==> flow/design.v <==
module MM2hdmi(
  input         clock,
  input         reset,
  input  [15:0] io_data,
  input         io_newData,
  output [7:0]  io_red,
  output        io_vSync,
  output        io_hSync
);
  reg  regNewData;  
  reg [4:0] regRow;  
  wire [4:0] _T_2 = regRow + 5'h1;  
  wire  _T_3 = regRow == 5'h1f;  
  wire  _T_5 = _T_3 & regNewData;  
  reg  regVSync;  
  wire  _T_8 = _T_3 & io_newData;  
  wire  _T_10 = regVSync + 1'h1;  
  wire  _GEN_2 = _T_8 & _T_10;  
  reg [15:0] regData;  
  wire  _T_12 = ~regData[0];  
  reg [7:0] regMuxRed0;  
  wire  _T_15 = ~regData[1];  
  reg [7:0] regMuxRed1;  
  wire  _T_18 = ~regData[2];  
  reg [7:0] regMuxRed2;  
  wire  _T_21 = ~regData[3];  
  reg [7:0] regMuxRed3;  
  wire  _T_24 = ~regData[4];  
  reg [7:0] regMuxRed4;  
  wire  _T_27 = ~regData[5];  
  reg [7:0] regMuxRed5;  
  wire  _T_30 = ~regData[6];  
  reg [7:0] regMuxRed6;  
  wire  _T_33 = ~regData[7];  
  reg [7:0] regMuxRed7;  
  wire  _T_36 = ~regData[8];  
  reg [7:0] regMuxRed8;  
  wire  _T_39 = ~regData[9];  
  reg [7:0] regMuxRed9;  
  wire  _T_42 = ~regData[10];  
  reg [7:0] regMuxRed10;  
  wire  _T_45 = ~regData[11];  
  reg [7:0] regMuxRed11;  
  wire  _T_48 = ~regData[12];  
  reg [7:0] regMuxRed12;  
  wire  _T_51 = ~regData[13];  
  reg [7:0] regMuxRed13;  
  wire  _T_54 = ~regData[14];  
  reg [7:0] regMuxRed14;  
  wire  _T_57 = ~regData[15];  
  reg [7:0] regMuxRed15;  
  reg [3:0] outControlCounter;  
  wire  _T_59 = outControlCounter == 4'hf;  
  wire  _T_61 = _T_59 | regNewData;  
  wire [3:0] _T_63 = outControlCounter + 4'h1;  
  wire  _T_65 = outControlCounter == 4'h0;  
  wire  _T_66 = outControlCounter == 4'h1;  
  wire  _T_67 = outControlCounter == 4'h2;  
  wire  _T_68 = outControlCounter == 4'h3;  
  wire  _T_69 = outControlCounter == 4'h4;  
  wire  _T_70 = outControlCounter == 4'h5;  
  wire  _T_71 = outControlCounter == 4'h6;  
  wire  _T_72 = outControlCounter == 4'h7;  
  wire  _T_73 = outControlCounter == 4'h8;  
  wire  _T_74 = outControlCounter == 4'h9;  
  wire  _T_75 = outControlCounter == 4'ha;  
  wire  _T_76 = outControlCounter == 4'hb;  
  wire  _T_77 = outControlCounter == 4'hc;  
  wire  _T_78 = outControlCounter == 4'hd;  
  wire  _T_79 = outControlCounter == 4'he;  
  wire [7:0] _GEN_3 = _T_79 ? regMuxRed14 : regMuxRed15;  
  wire [7:0] _GEN_4 = _T_78 ? regMuxRed13 : _GEN_3;  
  wire [7:0] _GEN_5 = _T_77 ? regMuxRed12 : _GEN_4;  
  wire [7:0] _GEN_6 = _T_76 ? regMuxRed11 : _GEN_5;  
  wire [7:0] _GEN_7 = _T_75 ? regMuxRed10 : _GEN_6;  
  wire [7:0] _GEN_8 = _T_74 ? regMuxRed9 : _GEN_7;  
  wire [7:0] _GEN_9 = _T_73 ? regMuxRed8 : _GEN_8;  
  wire [7:0] _GEN_10 = _T_72 ? regMuxRed7 : _GEN_9;  
  wire [7:0] _GEN_11 = _T_71 ? regMuxRed6 : _GEN_10;  
  wire [7:0] _GEN_12 = _T_70 ? regMuxRed5 : _GEN_11;  
  wire [7:0] _GEN_13 = _T_69 ? regMuxRed4 : _GEN_12;  
  wire [7:0] _GEN_14 = _T_68 ? regMuxRed3 : _GEN_13;  
  wire [7:0] _GEN_15 = _T_67 ? regMuxRed2 : _GEN_14;  
  wire [7:0] _GEN_16 = _T_66 ? regMuxRed1 : _GEN_15;  
  assign io_red = _T_65 ? regMuxRed0 : _GEN_16;  
  assign io_vSync = regVSync;  
  assign io_hSync = regNewData;  
  always @(posedge clock) begin
    regNewData <= io_newData;
    if (reset) begin
      regRow <= 5'h0;
    end else if (_T_5) begin
      regRow <= 5'h0;
    end else if (regNewData) begin
      regRow <= _T_2;
    end
    if (reset) begin
      regVSync <= 1'h0;
    end else begin
      regVSync <= _GEN_2;
    end
    regData <= io_data;
    if (_T_12) begin
      regMuxRed0 <= 8'h0;
    end else begin
      regMuxRed0 <= 8'hff;
    end
    if (_T_15) begin
      regMuxRed1 <= 8'h0;
    end else begin
      regMuxRed1 <= 8'hff;
    end
    if (_T_18) begin
      regMuxRed2 <= 8'h0;
    end else begin
      regMuxRed2 <= 8'hff;
    end
    if (_T_21) begin
      regMuxRed3 <= 8'h0;
    end else begin
      regMuxRed3 <= 8'hff;
    end
    if (_T_24) begin
      regMuxRed4 <= 8'h0;
    end else begin
      regMuxRed4 <= 8'hff;
    end
    if (_T_27) begin
      regMuxRed5 <= 8'h0;
    end else begin
      regMuxRed5 <= 8'hff;
    end
    if (_T_30) begin
      regMuxRed6 <= 8'h0;
    end else begin
      regMuxRed6 <= 8'hff;
    end
    if (_T_33) begin
      regMuxRed7 <= 8'h0;
    end else begin
      regMuxRed7 <= 8'hff;
    end
    if (_T_36) begin
      regMuxRed8 <= 8'h0;
    end else begin
      regMuxRed8 <= 8'hff;
    end
    if (_T_39) begin
      regMuxRed9 <= 8'h0;
    end else begin
      regMuxRed9 <= 8'hff;
    end
    if (_T_42) begin
      regMuxRed10 <= 8'h0;
    end else begin
      regMuxRed10 <= 8'hff;
    end
    if (_T_45) begin
      regMuxRed11 <= 8'h0;
    end else begin
      regMuxRed11 <= 8'hff;
    end
    if (_T_48) begin
      regMuxRed12 <= 8'h0;
    end else begin
      regMuxRed12 <= 8'hff;
    end
    if (_T_51) begin
      regMuxRed13 <= 8'h0;
    end else begin
      regMuxRed13 <= 8'hff;
    end
    if (_T_54) begin
      regMuxRed14 <= 8'h0;
    end else begin
      regMuxRed14 <= 8'hff;
    end
    if (_T_57) begin
      regMuxRed15 <= 8'h0;
    end else begin
      regMuxRed15 <= 8'hff;
    end
    if (reset) begin
      outControlCounter <= 4'h0;
    end else if (_T_61) begin
      outControlCounter <= 4'h0;
    end else begin
      outControlCounter <= _T_63;
    end
  end
endmodule
* Tool chain data of MM2hdmi *
What the tools print for MM2hdmi, step after step.
Line numbers count from 1 in the design file above.
Operators carry their Yosys type and port widths (W data, S select, Z words).
Not given: -

inputs
  design top = MM2hdmi
  clock input = clock
  standard-cell library = sky130hd
  timing corner = tt_025C_1v80

* Elaborated design *
Counts by Yosys on the flattened word-level netlist (proc, flatten, opt, wreduce; memories kept). Register bits leave out memories and registers merged into their read ports (data or address); mux counts leave out enables and synchronous resets folded into registers. Print and check cells are left out. Cells with the same type and inputs are merged into one.

operators by class
  add/sub/neg operators = 3
  equal/unequal tests = 16
  multiplexer cells = 31
  bitwise gates (word level) = 4
  reduce/logical cells = 3

operators with widths
  cell                   count
  $mux W8                31
  $eq A4 B4 Y1 const B   8
  $eq A4 B3 Y1 const B   4
  $eq A4 B2 Y1 const B   2
  $add A5 B1 Y5 const B  1
  $eq A5 B5 Y1 const B   1
  $reduce_or A2 Y1       2
  $add A4 B1 Y4 const B  1
  $eq A4 B1 Y1 const B   1
  $logic_not A4 Y1       1
  $and A1 B1 Y1          3
  $add A1 B1 Y1 const B  1
  $or A1 B1 Y1           1

bit counts
  flip-flop bits (word level) = 155
  output and inout port bits = 10
  cells after elaboration = 78

* Longest topological paths *
Yosys ltp: most cells in a row. Word level: on the elaborated netlist, between registers, memories and ports. Mapped: between sequential cells and ports; inverters and the memories' decode and read muxes count.

logic depth
  depth in word-level cells = 16
  ABC_AREA = 0
  gate-level depth with buffers = 8
  gate-level depth less buffers = 7

* Mapped cells and area *
The flow's flattened synthesis, as Yosys stat reports it; memories are mapped. The netlist is that of the ABC_AREA named above (0 if unset); the other value can give another one.

mapped netlist
  mapped cells = 139
  synthesis area = 1532.7 um^2
  sequential area = 860.8 um^2
  mapped flip-flops = 43
  buffers = 14

cell types
  type                       count  total area (um^2)
  sky130_fd_sc_hd__dfxtp_1   43     860.826
  sky130_fd_sc_hd__ha_1      6      75.072
  sky130_fd_sc_hd__buf_4     8      60.058
  sky130_fd_sc_hd__buf_6     4      45.043
  sky130_fd_sc_hd__nor2b_1   7      43.792
  sky130_fd_sc_hd__o21ai_0   8      40.038
  sky130_fd_sc_hd__nor2_1    9      33.782
  sky130_fd_sc_hd__o41ai_2   2      32.531
  sky130_fd_sc_hd__nand2b_1  5      31.28
  sky130_fd_sc_hd__a21oi_1   5      25.024
  sky130_fd_sc_hd__a21boi_0  2      15.014
  sky130_fd_sc_hd__a21o_1    2      15.014
  sky130_fd_sc_hd__inv_1     4      15.014
  sky130_fd_sc_hd__nand2_1   4      15.014
  sky130_fd_sc_hd__nand3_1   3      15.014
  sky130_fd_sc_hd__nand3b_1  2      15.014
  sky130_fd_sc_hd__nor3b_1   2      15.014
  sky130_fd_sc_hd__o211ai_1  2      15.014

Not listed: further types 19, cells in them 21.

* Worst setup path after synthesis *
OpenSTA on the mapped netlist: ideal clock, no wires. The path of least setup slack (recovery checks aside). Input and output delay are each 20% of the period. Register names are those of the netlist, which keeps one name where synthesis merged equal registers.

path post-synthesis
  path kind = reg2out
  from = reg outControlCounter[0]
  to = out io_red[1]
  period = 2.28 ns
  time at the first pin = 0.000 ns
  data arrival time = 1.980 ns
  data required time = 1.824 ns
  setup slack = -0.156 ns
  delay of the path = 1.980 ns
  stages = 8
  buffers on the path = 2
  synthesis period reached = 2.436 ns

"delay of the path" = arrival - input delay + setup time.
A path that ends at an output port has no setup time.
"stages": output pins that drive a net of the path, with the launching flip-flop's if there is one; two outputs of one cell count as two.
"synthesis period reached" = period - worst setup slack (recovery checks aside). The figure is calculated, with input and output delays left at 20% of the set period.
The rows between start and end are the longest chain of elaborated cells between them; the timing report does not say that the signal goes this way. Where chains are equally long, one stands for them.
Each line given opens the expression or statement behind the cell; cells for indexed reads and writes are added by Yosys, which also makes memories of some case tables.
At most two assigning lines are given for a register; there are more.

on the way, post-synthesis
  cell sequence = sky130_fd_sc_hd__dfxtp_1 -> sky130_fd_sc_hd__inv_1 -> sky130_fd_sc_hd__ha_1 -> sky130_fd_sc_hd__buf_6 -> sky130_fd_sc_hd__o41ai_2 -> sky130_fd_sc_hd__nand4_1 -> sky130_fd_sc_hd__o221ai_1 -> sky130_fd_sc_hd__buf_4
  cells in the longest elaborated chain = 16

ends and longest elaborated chain, post-synthesis
  item             line  text
  start, declared  52    reg [3:0] outControlCounter;
  start, assigned  184   outControlCounter <= 4'h0;
  start, assigned  188   outControlCounter <= _T_63;
  $eq A4 B4 Y1     70    wire  _T_79 = outControlCounter == 4'he;
  $mux W8          71    wire [7:0] _GEN_3 = _T_79 ? regMuxRed14 : regMuxRed15;
  $mux W8          72    wire [7:0] _GEN_4 = _T_78 ? regMuxRed13 : _GEN_3;
  $mux W8          73    wire [7:0] _GEN_5 = _T_77 ? regMuxRed12 : _GEN_4;
  $mux W8          74    wire [7:0] _GEN_6 = _T_76 ? regMuxRed11 : _GEN_5;
  $mux W8          75    wire [7:0] _GEN_7 = _T_75 ? regMuxRed10 : _GEN_6;
  $mux W8          76    wire [7:0] _GEN_8 = _T_74 ? regMuxRed9 : _GEN_7;
  (+2 left out)    -
  $mux W8          79    wire [7:0] _GEN_11 = _T_71 ? regMuxRed6 : _GEN_10;
  $mux W8          80    wire [7:0] _GEN_12 = _T_70 ? regMuxRed5 : _GEN_11;
  $mux W8          81    wire [7:0] _GEN_13 = _T_69 ? regMuxRed4 : _GEN_12;
  $mux W8          82    wire [7:0] _GEN_14 = _T_68 ? regMuxRed3 : _GEN_13;
  $mux W8          83    wire [7:0] _GEN_15 = _T_67 ? regMuxRed2 : _GEN_14;
  $mux W8          84    wire [7:0] _GEN_16 = _T_66 ? regMuxRed1 : _GEN_15;
  $mux W8          85    assign io_red = _T_65 ? regMuxRed0 : _GEN_16;
  end, declared    6     output [7:0]  io_red,

* Path in the finished layout *
From the final timing report of flow run 1: the path of least setup slack in the routed layout; clock arrival at registers is part of the times.

path post-layout
  path kind = reg2out
  from = reg outControlCounter[0]
  to = out io_red[4]
  period = 4.34 ns
  time at the first pin = 0.29 ns
  data arrival time = 2.81 ns
  data required time = 3.47 ns
  setup slack = 0.66 ns
  stages = 7
  buffers on the path = 1

The rows between start and end are the longest chain of elaborated cells between them; the timing report does not say that the signal goes this way. Where chains are equally long, one stands for them.
At most two assigning lines are given for a register; there are more.

on the way, post-layout
  cell sequence = sky130_fd_sc_hd__dfxtp_1 -> sky130_fd_sc_hd__inv_1 -> sky130_fd_sc_hd__ha_1 -> sky130_fd_sc_hd__o41ai_2 -> sky130_fd_sc_hd__nand4_1 -> sky130_fd_sc_hd__o221ai_1 -> sky130_fd_sc_hd__clkdlybuf4s50_1
  cells in the longest elaborated chain = 16

ends and longest elaborated chain, post-layout
  item             line  text
  start, declared  52    reg [3:0] outControlCounter;
  start, assigned  184   outControlCounter <= 4'h0;
  start, assigned  188   outControlCounter <= _T_63;
  $eq A4 B4 Y1     70    wire  _T_79 = outControlCounter == 4'he;
  $mux W8          71    wire [7:0] _GEN_3 = _T_79 ? regMuxRed14 : regMuxRed15;
  $mux W8          72    wire [7:0] _GEN_4 = _T_78 ? regMuxRed13 : _GEN_3;
  $mux W8          73    wire [7:0] _GEN_5 = _T_77 ? regMuxRed12 : _GEN_4;
  $mux W8          74    wire [7:0] _GEN_6 = _T_76 ? regMuxRed11 : _GEN_5;
  $mux W8          75    wire [7:0] _GEN_7 = _T_75 ? regMuxRed10 : _GEN_6;
  $mux W8          76    wire [7:0] _GEN_8 = _T_74 ? regMuxRed9 : _GEN_7;
  (+2 left out)    -
  $mux W8          79    wire [7:0] _GEN_11 = _T_71 ? regMuxRed6 : _GEN_10;
  $mux W8          80    wire [7:0] _GEN_12 = _T_70 ? regMuxRed5 : _GEN_11;
  $mux W8          81    wire [7:0] _GEN_13 = _T_69 ? regMuxRed4 : _GEN_12;
  $mux W8          82    wire [7:0] _GEN_14 = _T_68 ? regMuxRed3 : _GEN_13;
  $mux W8          83    wire [7:0] _GEN_15 = _T_67 ? regMuxRed2 : _GEN_14;
  $mux W8          84    wire [7:0] _GEN_16 = _T_66 ? regMuxRed1 : _GEN_15;
  $mux W8          85    assign io_red = _T_65 ? regMuxRed0 : _GEN_16;
  end, declared    6     output [7:0]  io_red,

==> results <==
Record of 2 stored runs of the RTL-to-layout flow on MM2hdmi, platform sky130hd. The runs are unordered. Constraints: input delay and output delay 20% of the set period each, output load 0.01 pF.
By "clock period reached" is meant the clock period of the run minus its worst setup slack. This is arithmetic on one report: input and output delays are still those of the set period (20% each).
"worst setup path time" means the part of the period allowed to the worst setup path (the constraints hold back 20% at inputs and 20% at outputs) less its slack; where the path has registers, the arrival times of their clocks count too.
"total power after layout" is the tool's figure for a default switching activity; nothing was simulated.
Among the settings, n/a means not set for that run.

item                                                      flow run 1  flow run 2
period_ns                                                 4.34        1.77
CAP_MARGIN                                                20          30
CORE_MARGIN                                               2           7
CORE_UTILIZATION                                          40          60
SLEW_MARGIN                                               20          15
CORE_ASPECT_RATIO                                         n/a         0.93
CELL_PAD_IN_SITES_GLOBAL_PLACEMENT                        n/a         0
TNS_END_PERCENT                                           n/a         45
GPL_ROUTABILITY_DRIVEN                                    n/a         1
CTS_CLUSTER_DIAMETER                                      n/a         372
MAX_ROUTING_LAYER                                         n/a         met5
netlist area reported by Yosys (um^2)                     1532.7      1532.7
clock period reached (ns)                                 3.682       2.488
worst setup path time (ns)                                2.81        2.13
worst setup path type                                     reg2out     reg2out
setup slack of the worst path (ns)                        0.658       -0.718
utilization after layout                                  0.51        0.842
die size (um^2)                                           4342.8      4166.6
final setup TNS (ns)                                      0.000       -5.606
post-route worst hold slack (ns)                          0.330       0.344
area of the standard cells in the finished layout (um^2)  1865.5      2023.2
total power after layout (W)                              0.0007844   0.001867
